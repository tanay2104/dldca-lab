==> flow/design.v <==
module fourBitAdder(
    input wire[3:0] a,
    input wire[3:0] b,
    output wire[3:0] S,
    output wire Cout
);
    wire [2:0] C;
    fullAdder f1(.a(a[0]), .b(b[0]), .c(1'b0), .S(S[0]), .C(C[0]));
    fullAdder f2(.a(a[1]), .b(b[1]), .c(C[0]), .S(S[1]), .C(C[1]));
    fullAdder f3(.a(a[2]), .b(b[2]), .c(C[1]), .S(S[2]), .C(C[2]));
    fullAdder f4(.a(a[3]), .b(b[3]), .c(C[2]), .S(S[3]), .C(Cout));
endmodule
module fullAdder(
    input wire a, b, c,
    output wire S, C
);
    assign S = a ^ b ^ c;
    assign C = a&b | b&c | c&a;
endmodule
module sequential_circuit_M(
    input wire clk,
    input wire reset,
    input wire u,          
    input wire L,          
    output wire alpha,     
    output wire beta,      
    output wire gamma,     
    output wire z          
);
    reg y1, y2;
    wire Y1, Y2;
    always @(posedge clk or posedge reset) begin
        if (reset) begin
            y1 <= 1'b0;
            y2 <= 1'b0;
        end else begin
            y1 <= Y1;
            y2 <= Y2;
        end
    end
    assign Y1 = y2;
    assign Y2 = (~y1 & y2) | (u & ~y1) | (~L & y2);
    assign alpha = ~y1 & y2;
    assign beta = y1 & y2;
    assign gamma = y1 & y2;
    assign z = y1 & ~y2;
endmodule
module sequential_circuit_M_behavioral(
    input wire clk,
    input wire reset,
    input wire u,          
    input wire L,          
    output reg alpha,      
    output reg beta,       
    output reg gamma,      
    output reg z           
);
    parameter STATE_A_IDLE = 2'b00;
    parameter STATE_B_LOAD = 2'b01;
    parameter STATE_C_ADD  = 2'b11;
    parameter STATE_D_DONE = 2'b10;
    reg [1:0] state, nxt_state;
    always @(posedge clk or posedge reset) begin
        if (reset) begin
            state <= STATE_A_IDLE;
        end else begin
            state <= nxt_state;
        end
    end
    always @(*) begin
        alpha = 1'b0;
        beta  = 1'b0;
        gamma = 1'b0;
        z     = 1'b0;
        nxt_state = state;  
        case (state)
            STATE_A_IDLE: begin
                if (u == 1) begin
                    nxt_state = STATE_B_LOAD;
                end else begin
                    nxt_state = STATE_A_IDLE;
                end
            end
            STATE_B_LOAD: begin
                alpha = 1'b1;
                nxt_state = STATE_C_ADD;
            end
            STATE_C_ADD: begin
                beta = 1'b1;
                gamma = 1'b1;
                if (L == 1) begin
                    nxt_state = STATE_D_DONE;
                end else begin
                    nxt_state = STATE_C_ADD;
                end
            end
            STATE_D_DONE: begin
                z = 1'b1;
                if (u == 0) begin
                    nxt_state = STATE_A_IDLE;
                end else begin
                    nxt_state = STATE_D_DONE;
                end
            end
            default: begin
                nxt_state = STATE_A_IDLE;
            end
        endcase
    end
endmodule
module twoBitCounter(
    input wire gamma,
    input wire clk,
    input wire reset,
    output reg [1:0] count
);
    always @(posedge clk) begin
        if (reset) begin
            count<=2'b00;
        end
        else if (gamma) begin
            count <= count + 2'b01;
        end
    end
endmodule
module datapath(
    input wire[3:0] a,
    input wire[3:0] b,
    input clk, reset, alpha, beta,
    output wire [3:0] out
);
    wire [3:0] adder_out;
    wire cout;
    X_reg x_reg(.adder_out(adder_out), .b_in(b), 
        .alpha(alpha), .beta(beta), .reset(reset),
        .clk(clk), .x_out(out));
    fourBitAdder add(.a(a), .b(out), .S(adder_out), .Cout(cout));
endmodule
module X_reg(
    input wire[3:0] adder_out,
    input wire[3:0] b_in,
    input wire clk,
    input wire alpha,
    input wire beta,
    input wire reset,
    output reg[3:0] x_out
);
    always @(posedge clk) begin
        if (reset) begin
            x_out<=4'b0000;
        end
        else if (alpha) begin
            x_out <= b_in;
        end
        else if (beta) begin
            x_out <= adder_out;
        end
    end
endmodule
module system_4a_plus_b(
    input wire clk,
    input wire reset,
    input wire u,              
    input wire [3:0] a,        
    input wire [3:0] b,        
    output wire [3:0] result,  
    output wire z              
);
    wire alpha;
    wire beta;
    wire gamma;
    wire L;
    wire [1:0] k_count;  
    sequential_circuit_M_behavioral controller (
        .clk(clk),
        .reset(reset),
        .u(u),
        .L(L),
        .alpha(alpha),
        .beta(beta),
        .gamma(gamma),
        .z(z)
    );
    datapath datapath_unit (
        .clk(clk),
        .reset(reset),
        .alpha(alpha),
        .beta(beta),
        .a(a),
        .b(b),
        .out(result)
    );
    twoBitCounter counter (
        .clk(clk),
        .reset(reset),       
        .gamma(gamma),
        .count(k_count)
    );
    assign L = (k_count == 2'b11);
endmodule
== Reports on system_4a_plus_b ==
The steps from the RTL of system_4a_plus_b to its reports follow in flow order.
Lines are those of the file above, counted from 1.
Library cell names are shortened.
The mark n/a stands for no value.

* Top module: system_4a_plus_b
* Clock: clk
* Library: sky130hd
* Timing corner: tt_025C_1v80

== Elaborated design ==
Yosys after proc, flatten, opt, wreduce and memory -nomap, before mapping. Memory bits, and registers merged into a memory's read port (data or address), are not among the register bits. Print and check cells are not counted. Equal cells are merged and count once.

* Memories kept: 0
* Cells after elaboration: 40
* Bits in registers: 8
* ROM bits: 0
* Bits in latches: 0
* Output and inout bits: 5
* Clocked read ports x word width: 0
* Input bits: 11
* Memory bits (writable): 0

* Divide/modulo/power cells: 0
* Reduce/logical cells: 5
* $mul: 0
* Bitwise logic cells: 18
* Mux-type cells: 9
* Add/sub/neg operators: 1
* $lt $le $gt $ge: 0
* Eq/ne operators: 4
* Shift-type cells: 0

{| class="wikitable"
|+ Operator list
! operator !! count
|-
| 3-bit OR reduction || 3
|-
| 2-bit case mux with 4-bit select || 1
|-
| 4-bit 2-to-1 mux || 2
|-
| 1-bit bitwise AND || 7
|-
| 1-bit XOR || 7
|-
| 2-bit == test (second input constant) || 3
|-
| 1-bit case mux with 2-bit select || 3
|-
| 1-bit OR || 4
|-
| 2-bit by 1-bit adder with 2-bit output (second input constant) || 1
|-
| 2-bit by 1-bit == test with 1-bit output (second input constant) || 1
|-
| 2-bit logical NOT || 1
|-
| 2-bit nonzero test || 1
|-
| 2-bit 2-to-1 mux || 1
|-
| 1-bit 2-to-1 mux || 2
|}

== Logic depth ==
Yosys ltp: most cells in a row. Word level: on the elaborated netlist, between registers, memories and ports. Mapped: between sequential cells and ports; inverters and the memories' decode and read muxes count.

* Word-level depth: 10
* ABC_AREA: 0
* Mapped depth: 6
* Gate-level depth less buffers: 6

== Mapped cells and area ==
The flow's flattened synthesis, as Yosys stat reports it; memories are mapped. The netlist is that of the ABC_AREA named above (0 if unset); the other value can give another one.

{| class="wikitable"
|+ Cell types
! type !! count !! total area (µm²)
|-
| dfxtp_1 || 6 || 120.115
|-
| dfrtp_1 || 3 || 75.072
|-
| fa_1 || 2 || 40.038
|-
| mux2i_1 || 4 || 40.038
|-
| buf_4 || 4 || 30.029
|-
| dfstp_2 || 1 || 26.275
|-
| ha_1 || 2 || 25.024
|-
| nor3_4 || 1 || 16.266
|-
| a21oi_1 || 3 || 15.014
|-
| nor2_1 || 4 || 15.014
|-
| and4_4 || 1 || 11.261
|-
| buf_6 || 1 || 11.261
|-
| nor3_2 || 1 || 10.01
|-
| o21ai_0 || 2 || 10.01
|-
| o21ai_1 || 2 || 10.01
|-
| a22o_1 || 1 || 8.758
|-
| xnor2_1 || 1 || 8.758
|-
| xor2_1 || 1 || 8.758
|}

Other cell types: 6; their cells: 7.

* Standard cells after synthesis: 47
* Buffers: 5
* Synthesis area: 523.0 µm²
* Flip-flop cells: 10
* Sequential area: 221.5 µm²

The figures by module come from a second, unflattened synthesis with its own total; it is not the netlist above.

* Cell total of the unflattened synthesis: 45
* Area (unflattened synthesis): 516.7 µm²

Rows give one instance, submodules left out.

{| class="wikitable"
|+ By module
! module !! cells !! instances !! seq. area (µm²) !! area (µm²)
|-
| X_reg || 18 || 1 || 80.1 || 190.2
|-
| sequential_circuit_M_behavioral || 14 || 1 || 101.3 || 157.7
|-
| fullAdder || 1 || 4 || 0.0 || 20.0
|-
| twoBitCounter || 7 || 1 || 40.0 || 78.8
|-
| system_4a_plus_b || 1 || 1 || 0.0 || 6.3
|-
| fourBitAdder || 1 || 1 || 0.0 || 3.8
|-
| datapath || 0 || 1 || 0.0 || 0.0
|}

== Timing after synthesis ==
OpenSTA on the mapped netlist: ideal clock, no wires. The path of least setup slack (recovery checks aside). Input and output delay are each 20% of the period. Register names are those of the netlist, which keeps one name where synthesis merged equal registers.

* Path kind: input to register
* Start: input port a[0]
* End: register datapath_unit.x_reg.x_out[3]
* Buffers on the path: 0
* Clock period: 2090 ps
* Slack: 126 ps
* Required time: 1965 ps
* Data arrival time: 1838 ps
* Time at the first pin: 418 ps
* Setup time: 125 ps
* Path delay: 1545 ps
* Input delay: 418 ps
* Stages on the path: 6
* Synthesis period reached: 1964 ps

"path delay" = arrival - input delay + setup time.
"stages on the path": output pins that drive a net of the path, with the launching flip-flop's if there is one; two outputs of one cell count as two.
"synthesis period reached" is the clock period less the worst setup slack; recovery checks do not enter. This is arithmetic on one report: input and output delays are still those of the set period (20% each).
The rows between start and end are the longest chain of elaborated cells between them; the timing report does not say that the signal goes this way. Where chains are equally long, one stands for them.
Each line given opens the expression or statement behind the cell; cells for indexed reads and writes are added by Yosys, which also makes memories of some case tables.
A register here has more assigning lines than the two given.

* Cells stage by stage: ha_1 > fa_1 > fa_1 > xor2_1 > a211oi_1 > nor3_2
* Cells in the longest elaborated chain: 10
* Elaborated cells between the ends (all ways): 12
* RTL lines with such cells: 4
* Those cells by class: mux (2); logic (10)

{| class="wikitable"
|+ RTL lines, path post-synthesis
! what !! line !! text
|-
| start: declaration || 164 || <nowiki>input wire [3:0] a,</nowiki>
|-
| 1-bit bitwise AND x2 || 18 || <nowiki>assign C = a&b | b&c | c&a;</nowiki>
|-
| 1-bit OR x2 || 18 ||
|-
| 1-bit bitwise AND || 18 ||
|-
| 1-bit OR x2 || 18 ||
|-
| 1-bit XOR || 17 || <nowiki>assign S = a ^ b ^ c;</nowiki>
|-
| 4-bit 2-to-1 mux || 155 || <nowiki>else if (beta) begin</nowiki>
|-
| 4-bit 2-to-1 mux || 152 || <nowiki>else if (alpha) begin</nowiki>
|-
| end: assignment || 153 || <nowiki>x_out <= b_in;</nowiki>
|-
| end: assignment || 156 || <nowiki>x_out <= adder_out;</nowiki>
|-
| end: declaration || 146 || <nowiki>output reg[3:0] x_out</nowiki>
|}

== Timing after layout ==
Path of least setup slack in the final report of run 1 (OpenROAD, finished layout, wires in). Where an end is a register, its clock arrival counts in the times.
The report prints the path's times to 10 ps; the period is as set.

* Path kind: input to register
* Start: input port a[0]
* End: register datapath_unit.x_reg.x_out[3]
* Required time: 3400 ps
* Buffers on the path: 1
* Setup time: 110 ps
* Time at the first pin: 650 ps
* Data arrival time: 2610 ps
* Stages on the path: 7
* Clock period: 3250 ps
* Input delay: 650 ps
* Slack: 790 ps

The rows between start and end are the longest chain of elaborated cells between them; the timing report does not say that the signal goes this way. Where chains are equally long, one stands for them.
A register here has more assigning lines than the two given.

* Cells stage by stage: clkdlybuf4s50_1 > ha_1 > fa_1 > fa_1 > xor2_1 > a211oi_1 > nor3_2
* Cells in the longest elaborated chain: 10
* Elaborated cells between the ends (all ways): 12
* RTL lines with such cells: 4
* Those cells by class: mux (2); logic (10)

{| class="wikitable"
|+ RTL lines, path post-layout
! what !! line !! text
|-
| start: declaration || 164 || <nowiki>input wire [3:0] a,</nowiki>
|-
| 1-bit bitwise AND x2 || 18 || <nowiki>assign C = a&b | b&c | c&a;</nowiki>
|-
| 1-bit OR x2 || 18 ||
|-
| 1-bit bitwise AND || 18 ||
|-
| 1-bit OR x2 || 18 ||
|-
| 1-bit XOR || 17 || <nowiki>assign S = a ^ b ^ c;</nowiki>
|-
| 4-bit 2-to-1 mux || 155 || <nowiki>else if (beta) begin</nowiki>
|-
| 4-bit 2-to-1 mux || 152 || <nowiki>else if (alpha) begin</nowiki>
|-
| end: assignment || 153 || <nowiki>x_out <= b_in;</nowiki>
|-
| end: assignment || 156 || <nowiki>x_out <= adder_out;</nowiki>
|-
| end: declaration || 146 || <nowiki>output reg[3:0] x_out</nowiki>
|}

2 stored runs of system_4a_plus_b in the flow (synthesis by Yosys, layout by OpenROAD, sky130hd cells), in arbitrary order. Constraints: input delay and output delay 20% of the set period each, output load 0.01 pF.
"worst setup path time" = time allowed to the worst setup path (clock period - input delay - output delay, where it has them) - its slack; a late launch clock adds to it, a late capture clock takes from it.
"total design power" is the tool's figure for a default switching activity; nothing was simulated.
"worst setup path time" is known to 10 ps.

=== Run 1 ===
{| class="wikitable"
! Setting !! Value
|-
| period_ns || 3.25
|-
| CORE_UTILIZATION || 25
|-
| SETUP_SLACK_MARGIN || 0.17
|-
| CELL_PAD_IN_SITES_DETAIL_PLACEMENT || 0
|-
| GPL_ROUTABILITY_DRIVEN || 1
|-
| CTS_CLUSTER_SIZE || 26
|-
| CTS_CLUSTER_DIAMETER || 307
|-
| CAP_MARGIN || 5
|-
| SLEW_MARGIN || 20
|-
| MIN_ROUTING_LAYER || met1
|-
| MAX_ROUTING_LAYER || met4
|-
| CORE_MARGIN || 2
|-
! Result !! Value
|-
| Post-synthesis cell area || 523.0 µm²
|-
| Final design utilization || 0.358
|-
| Worst setup path time || 1810 ps
|-
| Critical path type || input to register
|-
| Total design power || 0.4991 mW
|-
| Die area || 2474.1 µm²
|-
| Worst setup slack after layout || 790 ps
|}

=== Run 2 ===
{| class="wikitable"
! Setting !! Value
|-
| period_ns || 3.56
|-
| CORE_UTILIZATION || 43
|-
| SETUP_SLACK_MARGIN || -0.09
|-
| PLACE_DENSITY_LB_ADDON || 0.21
|-
| CORE_ASPECT_RATIO || 0.71
|-
| CORE_MARGIN || 3
|-
| TNS_END_PERCENT || 30
|-
| GPL_TIMING_DRIVEN || 0
|-
| GPL_ROUTABILITY_DRIVEN || 1
|-
| CAP_MARGIN || 10
|-
| SLEW_MARGIN || 0
|}
No final report: floorplanning broke off with PDN-0185.
